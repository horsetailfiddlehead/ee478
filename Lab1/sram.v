==> flow/design.v <==
module SRAMDriver(disc, inc, WE, store, OE, valid, readNotWrite, clk, rst);
	output disc  ;
	output inc  ;
	output WE  ;
	output store  ;
	output OE  ;
	output valid  ;
	input readNotWrite  ;
	input clk  ;
	input rst  ;
	reg disc, inc, WE, store, OE, valid;
	integer state;
	initial begin
		store = 0;
		valid = 1;
		state = 0;
		WE = 1;
		OE = 1;
		inc = 0;
		disc = 0;
	end
	always @(posedge clk) begin
		if (rst == 1) begin
			store = 0;
			valid = 1;
			state = 0;
			WE = 1;
			OE = 1;
			inc = 0;
			disc = 0;
		end
		else begin
			case(state)
			0: 	begin
					if (readNotWrite == 1) begin
						state = 1;
					end
					else begin
						state = 7;
					end
				end
			1:	begin
					{disc, inc, WE, store, OE, valid} = 6'b001011;
					state = 2;
				end
			2: 	begin
					{disc, inc, WE, store, OE, valid} = 6'b011011;
					state = 3;
				end
			3:	begin
					{disc, inc, WE, store, OE, valid} = 6'b001111;
					state = 4;
				end
			4: 	begin
					{disc, inc, WE, store, OE, valid} = 6'b001001;
					state = 5;
				end
			5:	begin
					{disc, inc, WE, store, OE, valid} = 6'b001000;
					state = 6;
				end
			6:	begin
					{disc, inc, WE, store, OE, valid} = 6'b101001;
					state = 0;
				end
			7:	begin
					{disc, inc, WE, store, OE, valid} = 6'b001011;
					state = 8;
				end
			8: 	begin
					{disc, inc, WE, store, OE, valid} = 6'b011011;
					state = 9;
				end
			9:	begin
					{disc, inc, WE, store, OE, valid} = 6'b001111;
					state = 10;
				end
			10:	begin
					{disc, inc, WE, store, OE, valid} = 6'b101011;
					state = 11;
				end
			11:	begin
					{disc, inc, WE, store, OE, valid} = 6'b000011;
					state = 12;
				end
			12:	begin
					{disc, inc, WE, store, OE, valid} = 6'b001010;
					state = 13;   
				end
			13:	begin
					{disc, inc, WE, store, OE, valid} = 6'b101011;
					state = 0;   
				end
			endcase
		end
	end
endmodule
Reports on SRAMDriver
The steps from the RTL of SRAMDriver to its reports follow in flow order.
Line numbers count from 1 in the design file above.
Operators carry their Yosys type and port widths (W data, S select, Z words).
Cell names lack the library's common part.
Not given: n/a
Set-up
  top module: SRAMDriver
  clock: clk
  library: sky130hd
  timing corner: tt_025C_1v80

Elaborated design
Counts by Yosys on the flattened word-level netlist (proc, flatten, opt, wreduce; memories kept). Register bits leave out memories and registers merged into their read ports (data or address). Print and check cells are left out. Cells with the same type and inputs are merged into one.
Bit counts
  register bits: 38
  latch bits: 0
  RAM bits: 0
  ROM bits: 0
  word width x clocked read ports: 0
  memories kept: 0
  bits of input ports: 3
  output and inout bits: 6
  elaborated cells: 48
Operators by class
  add/subtract/negate cells: 0
  multipliers: 0
  div/mod/pow operators: 0
  $lt $le $gt $ge: 0
  equality and inequality tests: 13
  shifts and indexed selects: 0
  multiplexer cells: 8
  bitwise gates (word level): 0
  reduce/logical cells: 20
Operators by type and width (count)
  $pmux W32 S13: 1
  $eq A32 B4 Y1 const B: 6
  $eq A32 B3 Y1 const B: 4
  $eq A32 B2 Y1 const B: 2
  $reduce_or A11 Y1: 3
  $eq A32 B1 Y1 const B: 1
  $logic_not A32 Y1: 1
  $reduce_or A10 Y1: 2
  $reduce_bool A13 Y1: 1
  $reduce_or A12 Y1: 1
  $reduce_bool A2 Y1: 6
  $pmux W1 S2: 6
  $reduce_or A2 Y1: 4
  $reduce_or A3 Y1: 2
  $mux W3: 1

Depth
Yosys ltp: most cells in a row. Word level: on the elaborated netlist, between registers, memories and ports. Mapped: between sequential cells and ports; inverters and the memories' decode and read muxes count.
Depth
  word-level depth: 3
  ABC_AREA: 0
  depth in mapped cells: 5
  gate-level depth less buffers: 3

After synthesis
Yosys stat after the flow's synthesis: flattened, memories mapped to cells. It holds for the ABC_AREA given above (unset counts as 0); a run with the other value may have another netlist.
Mapped netlist
  standard cells after synthesis: 72
  synthesis area: 580.6 µm²
  flip-flops: 10
  buffers: 8
Cells by type
  dfxtp_1: count 10, total area 200.192 µm²
  nor2_1: count 7, total area 26.275 µm²
  buf_6: count 2, total area 22.522 µm²
  o21bai_1: count 3, total area 22.522 µm²
  a21oi_1: count 4, total area 20.019 µm²
  buf_2: count 4, total area 20.019 µm²
  nand2b_1: count 3, total area 18.768 µm²
  or3_1: count 3, total area 18.768 µm²
  a311oi_1: count 2, total area 17.517 µm²
  a211oi_1: count 2, total area 15.014 µm²
  nand2_1: count 4, total area 15.014 µm²
  nor3_1: count 3, total area 15.014 µm²
  a31oi_1: count 2, total area 12.512 µm²
  and3_1: count 2, total area 12.512 µm²
  or4_4: count 1, total area 11.261 µm²
  mux2i_1: count 1, total area 10.01 µm²
  o21ai_0: count 2, total area 10.01 µm²
  a21oi_2: count 1, total area 8.758 µm²
Other cell types: 14; their cells: 16.

Worst setup path after synthesis
OpenSTA on the mapped netlist: ideal clock, no wires. The path of least setup slack (recovery checks aside). Input and output delay are each 20% of the period. Register names are those of the netlist, which keeps one name where synthesis merged equal registers.
Path post-synthesis
  kind: flip-flop to flip-flop
  from: reg state[1]
  to: reg valid
  period: 1.61 ns
  setup time: 0.120 ns
  data arrival time: 1.105 ns
  required time: 1.490 ns
  slack: 0.385 ns
  delay of the path: 1.225 ns
  stages on the path: 5
  synthesis period reached: 1.225 ns
"delay of the path" is the arrival time less input delay plus setup time.
"stages on the path": output pins that drive a net of the path, with the launching flip-flop's if there is one; two outputs of one cell count as two.
"synthesis period reached" is the clock period less the worst setup slack; recovery checks do not enter. This is arithmetic on one report: input and output delays are still those of the set period (20% each).
The rows between start and end are the longest chain of elaborated cells between them; the timing report does not say that the signal goes this way. Where chains are equally long, one stands for them.
Each line given opens the expression or statement behind the cell; cells for indexed reads and writes are added by Yosys, which also makes memories of some case tables.
A register here has more assigning lines than the two given.
On the way, post-synthesis
  path through: dfxtp_1 > buf_6 > or4_4 > a21oi_2 > o21bai_1
  length of the longest elaborated chain: 3
  elaborated cells on any way between the ends: 17
  source lines of those cells: 1
  classes of those cells: eq/ne (13); mux (1); reduce/logical (3)
RTL lines, path post-synthesis
  start: declaration: line 12  | integer state;
  start: assignment: line 26  | state = 0;
  start: assignment: line 36  | state = 1;
  $eq A32 B4 Y1: line 33  | case(state)
  $reduce_or A11 Y1
  $pmux W1 S2: line 33
  end: assignment: line 25  | valid = 1;
  end: declaration: line 7  | output valid ;

Path in the finished layout
Path of least setup slack in the final report of flow run 1 (OpenROAD, finished layout, wires in). Where an end is a register, its clock arrival counts in the times.
Path after layout
  kind: flip-flop to output port
  from: reg disc
  to: out disc
  period: 2.26 ns
  output delay: 0.45 ns
  data arrival time: 1.18 ns
  required time: 1.81 ns
  slack: 0.62 ns
  stages on the path: 2
On the way, after layout
  path through: dfxtp_1 > clkdlybuf4s50_1
  length of the longest elaborated chain: 0
  elaborated cells on any way between the ends: 0
  source lines of those cells: 0
RTL lines, path after layout
  start: declaration: line 2  | output disc ;
  start: assignment: line 30  | disc = 0;
  end: declaration: line 2

FLOW RESULTS
============

Settings and measured results of 2 stored flow runs for module SRAMDriver (sky130hd), not sorted in any way. The constraints put input and output delay at 20% of the set period each and load the outputs with 0.01 pF.
"finish__power__total": no workload was simulated; the value follows from the tool's default switching activity.

Flow files of flow run 1
==> flow/run.sh <==
#!/bin/bash
# the make line also repeats the synthesis and layout settings of config.mk as NAME=value (left out here)
make -C /OpenROAD-flow-scripts/flow DESIGN_CONFIG=/design/flow/config.mk WORK_HOME=/design/flow/orfs CLKGATE_MAP_FILE= finish
==> flow/config.mk <==
export PLATFORM = sky130hd
export DESIGN_NAME = SRAMDriver
export DESIGN_NICKNAME = SRAMDriver
export VERILOG_FILES = /design/flow/design.v
export SDC_FILE = /design/flow/constraint.sdc
export NUM_CORES = 4
export LEC_CHECK = 0
export CAP_MARGIN = 20
export CELL_PAD_IN_SITES_GLOBAL_PLACEMENT = 0
export CORE_MARGIN = 2
export CORE_UTILIZATION = 17
export GPL_TIMING_DRIVEN = 1
export HOLD_SLACK_MARGIN = 0.09
export MAX_ROUTING_LAYER = met5
export PLACE_DENSITY_LB_ADDON = 0.21
export SETUP_SLACK_MARGIN = 0.07
export SLEW_MARGIN = 20
==> flow/constraint.sdc <==
create_clock -name core_clock -period 2.26 [get_ports {clk}]
set_input_delay 0.4520 -clock core_clock [delete_from_list [all_inputs] [get_ports {clk}]]
set_output_delay 0.4520 -clock core_clock [all_outputs]
set_load 0.01 [all_outputs]

report of flow run 1
yosys chip area after synthesis (um^2): 580.6
finish__design__die__area: 3898.8
finish__design__instance__area__stdcell: 698.2
finish__timing__setup__ws: 0.624
finish__power__total: 4.790e-04

Flow files of flow run 2
==> flow/run.sh <==
#!/bin/bash
# the make line also repeats the synthesis and layout settings of config.mk as NAME=value (left out here)
make -C /OpenROAD-flow-scripts/flow DESIGN_CONFIG=/design/flow/config.mk WORK_HOME=/design/flow/orfs CLKGATE_MAP_FILE= finish
==> flow/config.mk <==
export PLATFORM = sky130hd
export DESIGN_NAME = SRAMDriver
export DESIGN_NICKNAME = SRAMDriver
export VERILOG_FILES = /design/flow/design.v
export SDC_FILE = /design/flow/constraint.sdc
export NUM_CORES = 4
export LEC_CHECK = 0
export CAP_MARGIN = 20
export CELL_PAD_IN_SITES_DETAIL_PLACEMENT = 1
export CELL_PAD_IN_SITES_GLOBAL_PLACEMENT = 2
export CORE_ASPECT_RATIO = 0.97
export CORE_MARGIN = 10
export CORE_UTILIZATION = 20
export CTS_CLUSTER_DIAMETER = 161
export CTS_CLUSTER_SIZE = 75
export PLACE_DENSITY_LB_ADDON = 0.24
export SETUP_SLACK_MARGIN = -0.04
export SLEW_MARGIN = 20
==> flow/constraint.sdc <==
create_clock -name core_clock -period 1.17 [get_ports {clk}]
set_input_delay 0.2340 -clock core_clock [delete_from_list [all_inputs] [get_ports {clk}]]
set_output_delay 0.2340 -clock core_clock [all_outputs]
set_load 0.01 [all_outputs]

report of flow run 2
yosys chip area after synthesis (um^2): 580.6
finish__design__die__area: 5458.3
finish__design__instance__area__stdcell: 842.1
finish__timing__setup__ws: -0.019
finish__power__total: 1.124e-03
